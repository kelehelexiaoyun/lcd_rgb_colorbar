==> flow/design.v <==
module lcd_display (
    input lcd_pclk,
    input rst_n,    
    input [10:0] pixel_xpos,
    input [10:0] pixel_ypos,
    input [10:0] h_disp,
    input [10:0] v_disp,
    output reg [23:0] pixel_data
);
    parameter WHITE = 24'hFFFFFF;
    parameter BLACK = 24'h000000;
    parameter RED   = 24'hFF0000;
    parameter GREEN = 24'h00FF00;
    parameter BLUE  = 24'h0000FF;
    always@(posedge lcd_pclk or negedge rst_n)begin
        if(!rst_n)
            pixel_data <= BLACK;
        else begin
            if((pixel_xpos >= 0) && (pixel_xpos < h_disp/5*1)) begin
                pixel_data <= WHITE;
            end else if((pixel_xpos >= h_disp/5*1) && (pixel_xpos < h_disp/5*2)) begin
                pixel_data <= BLACK;
            end else if((pixel_xpos >= h_disp/5*2) && (pixel_xpos < h_disp/5*3)) begin
                pixel_data <= RED;
            end else if((pixel_xpos >= h_disp/5*3) && (pixel_xpos < h_disp/5*4)) begin
                pixel_data <= GREEN;
            end else begin
                pixel_data <= BLUE;
            end
        end
    end 
endmodule
Tool chain data of lcd_display
What the tools print for lcd_display, step after step.
Lines are those of the file above, counted from 1.
Cell names lack the library's common part.
The mark n/a stands for no value.

inputs
  top = lcd_display
  clock port = lcd_pclk
  cell library = sky130hd
  library corner = tt_025C_1v80

Word-level counts
Counts by Yosys on the flattened word-level netlist (proc, flatten, opt, wreduce; memories kept). Register bits leave out memories and registers merged into their read ports (data or address); mux counts leave out enables and synchronous resets folded into registers. Print and check cells are left out. Cells with the same type and inputs are merged into one.

word-level totals
  input bits = 46
  bits in registers = 24
  output and inout port bits = 24

operators by class
  muxes and demuxes = 4
  multiply operators = 1
  reduce/logical cells = 4
  magnitude comparators = 8
  divide/modulo/power cells = 1

operators with widths
  cell                                                                     count
  11-bit by 32-bit less-than comparator with 1-bit output                  4
  11-bit by 3-bit divider with 32-bit output (second input constant)       1
  11-bit by 32-bit >= comparator with 1-bit output                         3
  24-bit two-way mux                                                       3
  32-bit by 2-bit multiplier with 32-bit output (second input constant)    1
  16-bit two-way mux                                                       1
  11-bit by 1-bit >= comparator with 1-bit output (second input constant)  1
  1-bit logical AND                                                        4

Logic depth
Longest topological path by Yosys (ltp), each cell counted once; first at word level (registers and memories cut), then after technology mapping (sequential cells cut; the memories' decode and read muxes count).

depth
  word-level depth = 8
  ABC_AREA = 0
  mapped depth = 48
  mapped depth without buffers = 42

Netlist
The flow's flattened synthesis, as Yosys stat reports it; memories are mapped. The netlist is that of the ABC_AREA named above (0 if unset); the other value can give another one.

cells by type
  cell type  count
  ha_1       49
  a21oi_1    40
  buf_4      25
  o21ai_0    29
  xnor2_1    16
  nor2_1     32
  inv_1      29
  nand2_1    28
  nor2b_1    16
  a21o_1     12
  nand2b_1   14
  dfrtp_1    3
  nand3_1    14
  nor3_1     14
  o211ai_1   9
  a211oi_1   8
  o31ai_1    8
  nand4_1    8

Not listed: further types 69, cells in them 153.

synthesis totals
  cell area after synthesis = 3637.2 µm²
  buffers = 43
  cell count = 507
  mapped flip-flops = 3

Path before layout
Source: OpenSTA report_checks on the synthesized netlist (no wires, ideal clock, input and output delay 20% of the period each), path of least setup slack; recovery checks are left aside. Register names are those of the netlist, which keeps one name where synthesis merged equal registers.

timing path after synthesis
  kind = input to register
  from = in h_disp[9]
  to = reg pixel_data[7]
  path slack = 0.345 ns
  required time = 10.678 ns
  arrival time = 10.334 ns
  path delay = 8.296 ns
  clock period = 10.8 ns
  stages on the path = 44
  synthesis period reached = 10.455 ns

"path delay" is the arrival time less input delay plus setup time.
"stages on the path": output pins that drive a net of the path, with the launching flip-flop's if there is one; two outputs of one cell count as two.
"synthesis period reached" is the clock period less the worst setup slack; recovery checks do not enter. This is arithmetic on one report: input and output delays are still those of the set period (20% each).
Between the ends stands the longest chain of elaborated cells between them, by number of cells; it is not shown to be the way that was timed. Of several equally long chains one is given.
A line is the first line of the expression or statement that the cell stems from. Yosys adds cells for indexed reads and writes and turns some case tables into memories.
A register here has more assigning lines than the two given.

between the ends, after synthesis
  cell sequence = buf_2 -> nor2_1 -> inv_1 -> ha_1 -> clkbuf_1 -> nand4b_1 -> o221ai_2 -> a211oi_4 -> or4_4 -> and2_1 -> buf_2 -> and4_1 -> nor4_4 -> o211ai_2 -> buf_6 -> o211ai_1 -> o311a_1 -> nand3_1 -> [... 8 more ...] -> nand4_1 -> ha_1 -> fa_1 -> inv_1 -> ha_1 -> o21a_1 -> o21a_1 -> o21ai_0 -> nand2b_1 -> a21oi_1 -> nor2b_1 -> o21ai_0 -> nand2b_1 -> a21oi_1 -> nor2b_1 -> o21ai_0 -> nand2b_1 -> a32o_1
  cells in the longest elaborated chain = 8
  elaborated cells between the ends (all ways) = 17
  classes of those cells = mul: 1; div: 1; compare: 7; mux: 4; reduce/logical: 4

RTL lines, path after synthesis
  item                                              RTL line  source
  start, declared                                   6         input [10:0] h_disp,
  11-bit by 3-bit divider with 32-bit output        25        end else if((pixel_xpos >= h_disp/5*3) && (pixel_xpos < h_disp/5*4)) begin
  32-bit by 2-bit multiplier with 32-bit output     25
  11-bit by 32-bit >= comparator with 1-bit output  25
  1-bit logical AND                                 25
  16-bit two-way mux                                25
  24-bit two-way mux                                23        end else if((pixel_xpos >= h_disp/5*2) && (pixel_xpos < h_disp/5*3)) begin
  24-bit two-way mux                                21        end else if((pixel_xpos >= h_disp/5*1) && (pixel_xpos < h_disp/5*2)) begin
  24-bit two-way mux                                19        if((pixel_xpos >= 0) && (pixel_xpos < h_disp/5*1)) begin
  end, assigned                                     17        pixel_data <= BLACK;
  end, assigned                                     20        pixel_data <= WHITE;
  end, declared                                     8         output reg [23:0] pixel_data

Timing after layout
From the final timing report of run 1: the path of least setup slack in the routed layout; clock arrival at registers is part of the times.

timing path post-layout
  kind = input to register
  from = in h_disp[7]
  to = reg pixel_data[15]
  path slack = -0.30 ns
  arrival time = 9.44 ns
  clock period = 9.05 ns
  stages on the path = 39
  required time = 9.15 ns

Between the ends stands the longest chain of elaborated cells between them, by number of cells; it is not shown to be the way that was timed. Of several equally long chains one is given.
A register here has more assigning lines than the two given.

between the ends, post-layout
  cell sequence = dlygate4sd2_1 -> buf_6 -> nor2b_1 -> a211o_2 -> a211oi_4 -> nor4_4 -> a2111o_1 -> o211a_1 -> a211oi_4 -> o211ai_4 -> buf_6 -> o211ai_1 -> o311a_1 -> nand3_4 -> nor2_4 -> xnor2_4 -> ha_4 -> a21oi_2 -> [... 3 more ...] -> a31oi_1 -> nand4_1 -> ha_2 -> fa_1 -> a21o_1 -> a21oi_2 -> o21bai_1 -> a21oi_2 -> o21bai_1 -> a21oi_1 -> xnor2_1 -> ha_1 -> nor2b_1 -> o21ai_1 -> nand2b_1 -> buf_4 -> nand2_1 -> o21ai_1
  cells in the longest elaborated chain = 8
  elaborated cells between the ends (all ways) = 17
  classes of those cells = mul: 1; div: 1; compare: 7; mux: 4; reduce/logical: 4

RTL lines, path post-layout
  item                                              RTL line  source
  start, declared                                   6         input [10:0] h_disp,
  11-bit by 3-bit divider with 32-bit output        25        end else if((pixel_xpos >= h_disp/5*3) && (pixel_xpos < h_disp/5*4)) begin
  32-bit by 2-bit multiplier with 32-bit output     25
  11-bit by 32-bit >= comparator with 1-bit output  25
  1-bit logical AND                                 25
  16-bit two-way mux                                25
  24-bit two-way mux                                23        end else if((pixel_xpos >= h_disp/5*2) && (pixel_xpos < h_disp/5*3)) begin
  24-bit two-way mux                                21        end else if((pixel_xpos >= h_disp/5*1) && (pixel_xpos < h_disp/5*2)) begin
  24-bit two-way mux                                19        if((pixel_xpos >= 0) && (pixel_xpos < h_disp/5*1)) begin
  end, assigned                                     17        pixel_data <= BLACK;
  end, assigned                                     20        pixel_data <= WHITE;
  end, declared                                     8         output reg [23:0] pixel_data

==> results <==
lcd_display through Yosys and OpenROAD on sky130hd: 2 stored runs, unordered, with their settings and measured results. The constraints put input and output delay at 20% of the set period each and load the outputs with 0.01 pF.
"achieved clock period" = clock period - worst setup slack. The figure is calculated, with input and output delays left at 20% of the set period.
"worst setup path time" means the part of the period allowed to the worst setup path (the constraints hold back 20% at inputs and 20% at outputs) less its slack; where the path has registers, the arrival times of their clocks count too.
"power": no workload was simulated; the value follows from the tool's default switching activity.

Run 1
==> flow/run.sh <==
#!/bin/bash
# the make line also repeats the synthesis and layout settings of config.mk as NAME=value (left out here)
make -C /OpenROAD-flow-scripts/flow DESIGN_CONFIG=/design/flow/config.mk WORK_HOME=/design/flow/orfs CLKGATE_MAP_FILE= finish
==> flow/config.mk <==
export PLATFORM = sky130hd
export DESIGN_NAME = lcd_display
export DESIGN_NICKNAME = lcd_display
export VERILOG_FILES = /design/flow/design.v
export SDC_FILE = /design/flow/constraint.sdc
export NUM_CORES = 4
export LEC_CHECK = 0
export ABC_AREA = 0
export CAP_MARGIN = 20
export CELL_PAD_IN_SITES_GLOBAL_PLACEMENT = 0
export CORE_ASPECT_RATIO = 1.9
export CORE_MARGIN = 2
export CORE_UTILIZATION = 44
export CTS_CLUSTER_DIAMETER = 247
export GPL_ROUTABILITY_DRIVEN = 0
export MIN_ROUTING_LAYER = met2
export PLACE_DENSITY_LB_ADDON = 0.12
export SETUP_SLACK_MARGIN = 0.9
export SLEW_MARGIN = 10
==> flow/constraint.sdc <==
create_clock -name core_clock -period 9.05 [get_ports {lcd_pclk}]
set_input_delay 1.8100 -clock core_clock [delete_from_list [all_inputs] [get_ports {lcd_pclk}]]
set_output_delay 1.8100 -clock core_clock [all_outputs]
set_load 0.01 [all_outputs]

==> results of run 1 <==
chip area after synthesis (Yosys): 3637.2 µm²
die area: 9047.6 µm²
standard-cell area of the final layout: 5756.8 µm²
utilization: 0.72
worst setup slack after layout: -0.299 ns
total negative slack: -0.822 ns
power: 0.9185 mW
achieved clock period: 9.349 ns
worst setup path time: 7.54 ns
worst setup path kind: input to register

Run 2
==> flow/run.sh <==
#!/bin/bash
# the make line also repeats the synthesis and layout settings of config.mk as NAME=value (left out here)
make -C /OpenROAD-flow-scripts/flow DESIGN_CONFIG=/design/flow/config.mk WORK_HOME=/design/flow/orfs CLKGATE_MAP_FILE= finish
==> flow/config.mk <==
export PLATFORM = sky130hd
export DESIGN_NAME = lcd_display
export DESIGN_NICKNAME = lcd_display
export VERILOG_FILES = /design/flow/design.v
export SDC_FILE = /design/flow/constraint.sdc
export NUM_CORES = 4
export LEC_CHECK = 0
export CAP_MARGIN = 15
export CELL_PAD_IN_SITES_DETAIL_PLACEMENT = 1
export CELL_PAD_IN_SITES_GLOBAL_PLACEMENT = 2
export CORE_MARGIN = 2
export CORE_UTILIZATION = 30
export CTS_CLUSTER_DIAMETER = 203
export CTS_CLUSTER_SIZE = 24
export GPL_ROUTABILITY_DRIVEN = 0
export GPL_TIMING_DRIVEN = 0
export HOLD_SLACK_MARGIN = 0.07
export MAX_ROUTING_LAYER = met4
export PLACE_DENSITY_LB_ADDON = 0.07
export SLEW_MARGIN = 20
==> flow/constraint.sdc <==
create_clock -name core_clock -period 6.44 [get_ports {lcd_pclk}]
set_input_delay 1.2880 -clock core_clock [delete_from_list [all_inputs] [get_ports {lcd_pclk}]]
set_output_delay 1.2880 -clock core_clock [all_outputs]
set_load 0.01 [all_outputs]

==> results of run 2 <==
chip area after synthesis (Yosys): 3637.2 µm²
die area: 13021.1 µm²
standard-cell area of the final layout: 5376.4 µm²
utilization: 0.451
worst setup slack after layout: -2.735 ns
total negative slack: -8.087 ns
power: 1.235 mW
achieved clock period: 9.175 ns
worst setup path time: 7.89 ns
worst setup path kind: input to register
