==> flow/design.v <==
module lcd_drive (
    input lcd_pclk,
    input rst_n,
    input [23:0] pixel_data,
    input [15:0] lcd_id,
    output reg [10:0] pixel_xpos,
    output reg [10:0] pixel_ypos,
    output reg [10:0] h_disp,
    output reg [10:0] v_disp,
    output lcd_clk,
    output reg lcd_de,
    output [23:0] lcd_rgb,
    output lcd_bl,
    output lcd_rst,
    output lcd_hs,
    output lcd_vs
);
    parameter  H_SYNC_4342 = 11'd41;
    parameter  H_BACK_4342 = 11'd2;
    parameter  H_DISP_4342 = 11'd480;
    parameter  H_FRONT_4342 = 11'd2;
    parameter  H_TOTAL_4342 = 11'd525;
    parameter  V_SYNC_4342 = 11'd10;
    parameter  V_BACK_4342 = 11'd2;
    parameter  V_DISP_4342 = 11'd272;
    parameter  V_FRONT_4342 = 11'd2;
    parameter  V_TOTAL_4342 = 11'd286;
    parameter  H_SYNC_7084   = 11'd128;   
    parameter  H_BACK_7084   = 11'd88;    
    parameter  H_DISP_7084   = 11'd800;   
    parameter  H_FRONT_7084  = 11'd40;    
    parameter  H_TOTAL_7084  = 11'd1056;  
    parameter  V_SYNC_7084   = 11'd2;     
    parameter  V_BACK_7084   = 11'd33;    
    parameter  V_DISP_7084   = 11'd480;   
    parameter  V_FRONT_7084  = 11'd10;    
    parameter  V_TOTAL_7084  = 11'd525;   
    parameter  H_SYNC_7016   = 11'd20;    
    parameter  H_BACK_7016   = 11'd140;   
    parameter  H_DISP_7016   = 11'd1024;  
    parameter  H_FRONT_7016  = 11'd160;   
    parameter  H_TOTAL_7016  = 11'd1344;  
    parameter  V_SYNC_7016   = 11'd3;     
    parameter  V_BACK_7016   = 11'd20;    
    parameter  V_DISP_7016   = 11'd600;   
    parameter  V_FRONT_7016  = 11'd12;    
    parameter  V_TOTAL_7016  = 11'd635;   
    parameter  H_SYNC_1018    = 11'd10;    
    parameter  H_BACK_1018    = 11'd80;    
    parameter  H_DISP_1018    = 11'd1280;  
    parameter  H_FRONT_1018   = 11'd70;    
    parameter  H_TOTAL_1018   = 11'd1440;  
    parameter  V_SYNC_1018    = 11'd3;     
    parameter  V_BACK_1018    = 11'd10;    
    parameter  V_DISP_1018    = 11'd800;   
    parameter  V_FRONT_1018   = 11'd10;    
    parameter  V_TOTAL_1018   = 11'd823;   
    parameter  H_SYNC_4384    = 11'd128;   
    parameter  H_BACK_4384    = 11'd88;    
    parameter  H_DISP_4384    = 11'd800;   
    parameter  H_FRONT_4384   = 11'd40;    
    parameter  H_TOTAL_4384   = 11'd1056;  
    parameter  V_SYNC_4384    = 11'd2;     
    parameter  V_BACK_4384    = 11'd33;    
    parameter  V_DISP_4384    = 11'd480;   
    parameter  V_FRONT_4384   = 11'd10;    
    parameter  V_TOTAL_4384   = 11'd525;   
    reg [10:0] cnt_h;
    reg [9:0] cnt_v;
    reg data_req;
    reg [10:0] h_sync;
    reg [10:0] h_back;
    reg [10:0] h_front;
    reg [10:0] h_total;
    reg [10:0] v_sync;
    reg [10:0] v_back;
    reg [10:0] v_front;
    reg [10:0] v_total;
    assign lcd_clk = lcd_pclk;
    assign lcd_bl  = 1'b1;
    assign lcd_rst = 1'b1;
    assign lcd_hs  = 1'b1;
    assign lcd_vs  = 1'b1;
    assign lcd_rgb = lcd_de ? pixel_data : 24'b0;
    always @(posedge lcd_pclk or negedge rst_n) begin
        if (!rst_n) begin
            cnt_h <= 11'b0;
        end else begin
            if (cnt_h == h_total - 1) begin
                cnt_h <= 11'b0;
            end else begin
                cnt_h <= cnt_h + 1'b1;
            end
        end
    end
    always @(posedge lcd_pclk or negedge rst_n ) begin
        if (!rst_n) begin
            cnt_v <= 10'b0;
        end else begin
            if (cnt_h == h_total - 1) begin
                if (cnt_v == v_total - 1) begin
                    cnt_v <= 10'b0;
                end else begin
                    cnt_v <= cnt_v + 1'b1;
                end
            end else begin
                cnt_v <= cnt_v;
            end
        end
    end
    always @(posedge lcd_pclk or negedge rst_n) begin
        if (!rst_n) begin
           lcd_de <= 1'b0;
        end else begin
           if ((cnt_h > h_sync + h_back - 1) && (cnt_h < h_sync + h_back + h_disp) && (cnt_v > v_sync + v_back - 1) && (cnt_v < v_sync + v_back + v_disp))begin
                lcd_de <= 1'b1;
           end else begin
                lcd_de <= 1'b0;
           end
        end
    end
    always @(posedge lcd_pclk or negedge rst_n) begin
        if (!rst_n) begin
          data_req <= 1'b0;
        end else begin
           if ((cnt_h > h_sync + h_back - 2) && (cnt_h < h_sync + h_back + h_disp - 1) && (cnt_v >v_sync + v_back - 1) && (cnt_v <v_sync + v_back + v_disp))begin
                data_req <= 1'b1;
           end else begin
                data_req <= 1'b0;
           end
        end
    end
    always @(posedge lcd_pclk or negedge rst_n) begin
        if (!rst_n) begin
            pixel_xpos <= 10'b0;
        end else if (data_req) begin
            pixel_xpos <= pixel_xpos + 1'b1;
        end else begin
            pixel_xpos <= 10'b0;
        end 
    end
    always @(posedge lcd_pclk or negedge rst_n) begin
        if (!rst_n) begin
            pixel_ypos <= 10'b0;
        end else if ((cnt_v >=v_sync + v_back) && (cnt_v <v_sync + v_back + v_disp)) begin
            pixel_ypos <= cnt_v + 1'b1 - (v_sync + v_back);
        end else begin
            pixel_ypos <= 10'b0;
        end 
    end
    always @(posedge lcd_pclk) begin
        case (lcd_id)
            16'h4342 : begin
                h_disp <= H_DISP_4342;
                v_disp <= V_DISP_4342;
                h_sync <= H_SYNC_4342;
                h_back <= H_BACK_4342;
                h_front<= H_FRONT_4342;
                h_total<= H_TOTAL_4342;
                v_sync <= V_SYNC_4342;
                v_back <= V_BACK_4342;
                v_front<= V_FRONT_4342;
                v_total<= V_TOTAL_4342;
            end 
            16'h7084 : begin
                h_disp <= H_DISP_7084;
                v_disp <= V_DISP_7084;
                h_sync <= H_SYNC_7084;
                h_back <= H_BACK_7084;
                h_front<= H_FRONT_7084;
                h_total<= H_TOTAL_7084;
                v_sync <= V_SYNC_7084;
                v_back <= V_BACK_7084;
                v_front<= V_FRONT_7084;
                v_total<= V_TOTAL_7084;
            end 
            16'h7016 : begin
                h_disp <= H_DISP_7016;
                v_disp <= V_DISP_7016;
                h_sync <= H_SYNC_7016;
                h_back <= H_BACK_7016;
                h_front<= H_FRONT_7016;
                h_total<= H_TOTAL_7016;
                v_sync <= V_SYNC_7016;
                v_back <= V_BACK_7016;
                v_front<= V_FRONT_7016;
                v_total<= V_TOTAL_7016;
            end 
            16'h1018 : begin
                h_disp <= H_DISP_1018;
                v_disp <= V_DISP_1018;
                h_sync <= H_SYNC_1018;
                h_back <= H_BACK_1018;
                h_front<= H_FRONT_1018;
                h_total<= H_TOTAL_1018;
                v_sync <= V_SYNC_1018;
                v_back <= V_BACK_1018;
                v_front<= V_FRONT_1018;
                v_total<= V_TOTAL_1018;
            end 
            16'h4384 : begin
                h_disp <= H_DISP_4384;
                v_disp <= V_DISP_4384;
                h_sync <= H_SYNC_4384;
                h_back <= H_BACK_4384;
                h_front<= H_FRONT_4384;
                h_total<= H_TOTAL_4384;
                v_sync <= V_SYNC_4384;
                v_back <= V_BACK_4384;
                v_front<= V_FRONT_4384;
                v_total<= V_TOTAL_4384;
            end 
            default: ;
        endcase
    end
endmodule
# Reports on lcd_drive
# What the tools print for lcd_drive, step after step.
# Lines are those of the file above, counted from 1.
# Operators carry their Yosys type and port widths (W data, S select, Z words).
# Library cell names are shortened.
# Not given: --
# setup
design	lcd_drive
clock	lcd_pclk
lib	sky130hd
lib_corner	tt_025C_1v80

# Word-level counts
# Source: Yosys, flattened and elaborated, memories not mapped. Widths are those after wreduce. Registers that Yosys merges into a memory's read port (data or address) are not register bits. Print and check cells do not count.
# word_totals
wordCells	72
mem_count	0
latchBits	0
output_inout_bits	74
mem_bits_ro	0
in_bits	42
clocked_rd_ports_x_width	0
mem_bits_rw	0
ff_bits	133
# classes
reduce_and_logical	11
bitwise	0
div_mod_pow	0
addsub	18
multipliers	0
mux	15
n_cmp	7
shifts	0
eq_ne	7
# op_table
cell	n
$pmux W11 S4	7
$gt A11 B32 Y1	2
$eq A16 B15 Y1 const B	4
$add A11 B11 Y11	4
$pmux W11 S3	1
$mux W11	3
$gt A10 B32 Y1	1
$eq A10 B32 Y1	1
$lt A11 B32 Y1	1
$eq A11 B32 Y1	1
$sub A32 B1 Y32 const B	1
$sub A32 B2 Y32 const B	1
$sub A11 B1 Y12 const B	2
$add A11 B11 Y12	2
$mux W24	1
$add A11 B1 Y11 const B	2
$eq A16 B13 Y1 const B	1
$sub A13 B1 Y14 const B	1
$sub A12 B1 Y13 const B	1
$add A12 B11 Y13	1
$add A10 B1 Y11 const B	1
$ge A10 B11 Y1	1
$lt A10 B11 Y1	1
$sub A11 B11 Y11	1
$lt A11 B11 Y1	1
$add A10 B1 Y10 const B	1
$mux W10	1
$logic_and A1 B1 Y1	7
# Other operator kinds: 4; their cells: 6.

# Longest topological paths
# Yosys ltp: most cells in a row. Word level: on the elaborated netlist, between registers, memories and ports. Mapped: between sequential cells and ports; inverters and the memories' decode and read muxes count.
# logic_depth
ltp_word	8
abc_area	0
ltp_mapped	21
mapped_depth_nobuf	20

# Mapped cells and area
# Yosys stat after the flow's synthesis: flattened, memories mapped to cells. It holds for the ABC_AREA given above (unset counts as 0); a run with the other value may have another netlist.
# by_type
cell	n	area_total_um2
ha_1	118	1.48E+03
dfrtp_1	45	1126.08
xnor2_1	46	402.886
edfxtp_1	13	390.374
dfxtp_1	17	340.326
inv_1	65	243.984
xor2_1	27	236.477
o21ai_0	45	225.216
and2_1	35	218.96
nor2_1	57	213.955
fa_1	8	160.154
buf_4	21	157.651
a21oi_1	31	155.149
nand2_1	39	146.39
nand3_1	25	125.12
a21o_1	16	120.115
nor2b_1	19	118.864
nand4_1	14	87.584
# Other cell types: 49; their cells: 179.
# synth_totals
flip_flops	75
stdcells	820
n_buf	34
synth_area_um2	7223.2

Module lcd_drive, platform sky130hd: 2 stored runs of the flow (Yosys, OpenROAD) with differing settings, in no particular order. Input and output delays are each 20% of the period that was set; the output load is 0.01 pF.
"period_reached_ps" is the run's clock period less its worst setup slack. It is reckoned from that one timing run; input and output delays stay at 20% of the period that was set.

Flow run A, flow files:
==> flow/run.sh <==
#!/bin/bash
# the make line also repeats the synthesis and layout settings of config.mk as NAME=value (left out here)
make -C /OpenROAD-flow-scripts/flow DESIGN_CONFIG=/design/flow/config.mk WORK_HOME=/design/flow/orfs CLKGATE_MAP_FILE= finish
==> flow/config.mk <==
export PLATFORM = sky130hd
export DESIGN_NAME = lcd_drive
export DESIGN_NICKNAME = lcd_drive
export VERILOG_FILES = /design/flow/design.v
export SDC_FILE = /design/flow/constraint.sdc
export NUM_CORES = 4
export LEC_CHECK = 0
export CAP_MARGIN = 35
export CORE_MARGIN = 2
export CORE_UTILIZATION = 72
export CTS_CLUSTER_DIAMETER = 38
export CTS_CLUSTER_SIZE = 77
export GPL_ROUTABILITY_DRIVEN = 0
export MAX_ROUTING_LAYER = met4
export PLACE_DENSITY_LB_ADDON = 0.3
export SETUP_SLACK_MARGIN = 1.07
export SLEW_MARGIN = 0
==> flow/constraint.sdc <==
create_clock -name core_clock -period 4.82 [get_ports {lcd_pclk}]
set_input_delay 0.9640 -clock core_clock [delete_from_list [all_inputs] [get_ports {lcd_pclk}]]
set_output_delay 0.9640 -clock core_clock [all_outputs]
set_load 0.01 [all_outputs]

Flow run A: stopped before the end: routing reported GRT-0232

Flow run B, flow files:
==> flow/run.sh <==
#!/bin/bash
# the make line also repeats the synthesis and layout settings of config.mk as NAME=value (left out here)
make -C /OpenROAD-flow-scripts/flow DESIGN_CONFIG=/design/flow/config.mk WORK_HOME=/design/flow/orfs CLKGATE_MAP_FILE= finish
==> flow/config.mk <==
export PLATFORM = sky130hd
export DESIGN_NAME = lcd_drive
export DESIGN_NICKNAME = lcd_drive
export VERILOG_FILES = /design/flow/design.v
export SDC_FILE = /design/flow/constraint.sdc
export NUM_CORES = 4
export LEC_CHECK = 0
export CAP_MARGIN = 20
export CELL_PAD_IN_SITES_DETAIL_PLACEMENT = 0
export CORE_MARGIN = 2
export CORE_UTILIZATION = 64
export CTS_CLUSTER_SIZE = 39
export GPL_TIMING_DRIVEN = 0
export MIN_ROUTING_LAYER = met1
export PLACE_DENSITY_LB_ADDON = 0.22
export SETUP_SLACK_MARGIN = 0.0
export SLEW_MARGIN = 0
==> flow/constraint.sdc <==
create_clock -name core_clock -period 2.76 [get_ports {lcd_pclk}]
set_input_delay 0.5520 -clock core_clock [delete_from_list [all_inputs] [get_ports {lcd_pclk}]]
set_output_delay 0.5520 -clock core_clock [all_outputs]
set_load 0.01 [all_outputs]

==> results of flow run B, as CSV <==
result,value
utilization_pct,89.5
die_footprint_um2,12151.8
period_reached_ps,4130
setupTns_ps,-26709
post_synth_area_um2,7223.2
setup_ws_ps,-1370
